==> flow/design.v <==
module mac5 #(WIDTH=32)
   (input logic [(WIDTH/2)-1:0] a,
    input logic [(WIDTH/2)-1:0] b,
    input logic               clk, reset,
    output logic [WIDTH-1:0]  out);
   logic [(WIDTH/2)-1:0]        reg_a;
   logic [(WIDTH/2)-1:0]        reg_b;
   logic [WIDTH-1:0]          result[2];
   logic [WIDTH-1:0]          acc;
   always @(posedge clk) begin
      reg_a <= a;
      reg_b <= b;
      result[0] <= (reg_a * reg_b) + acc;
      result[1] <= result[0];
      out <= result[1];
   end
   always @(posedge clk or negedge reset)
      if (!reset)
        acc <= '0;
      else
        acc <= result[1];
endmodule  
# Reports on mac5
# The steps from the RTL of mac5 to its reports follow in flow order.
# Lines are those of the file above, counted from 1.
# Library cell names are shortened.
# The mark -- stands for no value.
# inputs
top	mac5
clk_port	clk
cell_library	sky130hd
corner	tt_025C_1v80

# After elaboration
# Counts by Yosys on the flattened word-level netlist (proc, flatten, opt, wreduce). Print and check cells are left out. Cells with the same type and inputs are merged into one.
# bits
latchBits	0
out_inout_bits	32
clocked_rd_ports_x_width	0
elab_cells	8
reg_bits	160
rom_bits	0
mem_bits_rw	0
mem_count	0
in_bits	34
# classes
multipliers	1
shifts	0
n_logic	0
add_sub_neg	1
reduce_and_logical	0
eq_ne	0
n_div	0
cmp	0
muxes	0
# op_table
operator	count
multiplier 16 x 16 -> 32 bit	1
adder 32 bit	1

# Depth
# Depth = most cells in a row (Yosys ltp): at word level without a register or memory, in the mapped netlist without a sequential cell, where the memories' decode and read muxes count.
# logic_depth
word_depth	2
ABC_AREA	0
depth_mapped	23

# Netlist
# Source: synth_stat.txt of the flow (Yosys; design flattened, memories mapped). It holds for the ABC_AREA given above (unset counts as 0); a run with the other value may have another netlist.
# Totals and module areas in this step are rounded.
# synth_totals
buf_cells	44
yosys_area_mm2	0.0129
cells	1290
flip_flops	160
# types
type	count	area_total_um2
fa_1	225	4504.32
dfxtp_1	128	2.56E+03
ha_1	99	1.24E+03
inv_1	325	1219.92
dfrtp_1	32	800.768
and2_1	117	731.952
nand2_1	160	600.576
xnor2_1	19	166.41
clkbuf_1	37	138.883
a21oi_1	26	130.125
a21o_1	15	112.608
xor2_1	11	96.342
o21ai_0	15	75.072
nand3_1	9	45.043
nor2_1	11	41.29
a31oi_1	6	37.536
and3_1	5	31.28
a211oi_2	2	25.024
# Not listed: further types 29, cells in them 48.

# Path before layout
# Source: OpenSTA report_checks on the synthesized netlist (no wires, ideal clock, input and output delay 20% of the period each), path of least setup slack; recovery checks are left aside. Register names are those of the netlist, which keeps one name where synthesis merged equal registers.
# synth_timing
path_type	reg-to-reg
start	reg reg_b[7]
end	reg result[0][28]
driving_pins	23
setup_time_ns	0.120
n_path_buf	2
path_slack_ns	7.087
t_arrival_ns	5.393
clock_period_ns	12.6
path_delay_ns	5.513
required_time_ns	12.480
period_less_setup_slack_ns	5.513
# "path_delay_ns" = arrival - input delay + setup time.
# "driving_pins" counts driving pins, that of a launching flip-flop among them; a cell with two outputs on the path counts twice.
# "period_less_setup_slack_ns" = period - worst setup slack (recovery checks aside). The figure is calculated, with input and output delays left at 20% of the set period.
# Between the ends stands the longest chain of elaborated cells between them, by number of cells; it is not shown to be the way that was timed. Of several equally long chains one is given.
# A line is the first line of the expression or statement that the cell stems from. Yosys adds cells for indexed reads and writes and turns some case tables into memories.
# synth_between
cell_sequence	dfxtp_1 -> clkbuf_1 -> nand2_1 -> fa_1 -> inv_1 -> fa_1 -> inv_1 -> fa_1 -> inv_1 -> fa_1 -> fa_1 -> inv_1 -> fa_1 -> inv_1 -> ha_1 -> buf_2 -> nand3_1 -> o221ai_1 -> a211oi_1 -> o21ai_0 -> o221ai_2 -> nor4bb_1 -> a211o_1
elab_chain_cells	2
cells_between	2
classes_between	add/sub: 1; mul: 1
# synth_rtl
element	line	source
from (decl)	7	logic [(WIDTH/2)-1:0]        reg_b;
from (assign)	12	reg_b <= b;
multiplier 16 x 16 -> 32 bit	13	result[0] <= (reg_a * reg_b) + acc;
adder 32 bit	13
to (assign)	13
to (decl)	8	logic [WIDTH-1:0]          result[2];

# Worst path after layout
# Path of least setup slack in the final report of run A (OpenROAD, finished layout, wires in). Where an end is a register, its clock arrival counts in the times.
# layout_timing
path_type	reg-to-reg
start	reg reg_a[11]
end	reg result[0][28]
t_arrival_ns	6.65
n_path_buf	0
clock_period_ns	9.96
required_time_ns	10.32
path_slack_ns	3.67
setup_time_ns	0.11
driving_pins	19
# Between the ends stands the longest chain of elaborated cells between them, by number of cells; it is not shown to be the way that was timed. Of several equally long chains one is given.
# layout_between
cell_sequence	dfxtp_1 -> nand2_1 -> fa_1 -> fa_1 -> fa_1 -> inv_1 -> fa_1 -> fa_1 -> inv_1 -> fa_1 -> inv_1 -> ha_1 -> a21oi_1 -> o221ai_1 -> a211oi_1 -> o21ai_0 -> o221ai_2 -> nor4bb_1 -> a211o_1
elab_chain_cells	2
cells_between	2
classes_between	add/sub: 1; mul: 1
# layout_rtl
element	line	source
from (decl)	6	logic [(WIDTH/2)-1:0]        reg_a;
from (assign)	11	reg_a <= a;
multiplier 16 x 16 -> 32 bit	13	result[0] <= (reg_a * reg_b) + acc;
adder 32 bit	13
to (assign)	13
to (decl)	8	logic [WIDTH-1:0]          result[2];

# Measured data: module mac5, platform sky130hd, 2 stored runs of the flow under differing settings, order arbitrary. Input and output delays are each 20% of the period that was set; the output load is 0.01 pF.
# "worst_path_ns": the worst setup path's part of the clock period (all of it between registers, 20% less for each end at a port) less its slack. A launch clock that arrives late makes it longer, a capture clock that arrives late makes it shorter.
# Results are given in rounded form.
# Settings: -- = not set for that run.
run	period_ns	CORE_UTILIZATION	SETUP_SLACK_MARGIN	CORE_MARGIN	CELL_PAD_IN_SITES_GLOBAL_PLACEMENT	TNS_END_PERCENT	CTS_CLUSTER_SIZE	CTS_CLUSTER_DIAMETER	CAP_MARGIN	SLEW_MARGIN	MIN_ROUTING_LAYER	PLACE_DENSITY	MAX_ROUTING_LAYER	fin_tns_ns	final_setup_ws_ns	post_synth_area_mm2	worst_path_ns	critical_path_type	hold_worst_slack_ns	utilization_frac	final_cell_area_mm2	design.die.area_mm2
run A	9.96	19	0.64	9	0	70	12	51	0	15	met1	--	--	0.000	3.67	0.0129	6.29	reg-to-reg	0.323	0.224	0.0151	0.0777
run B	4.96	68	--	2	--	--	--	--	20	0	met1	0.77	met4	-7.12	-0.575	0.0129	5.53	reg-to-reg	0.324	0.876	0.0163	0.0201
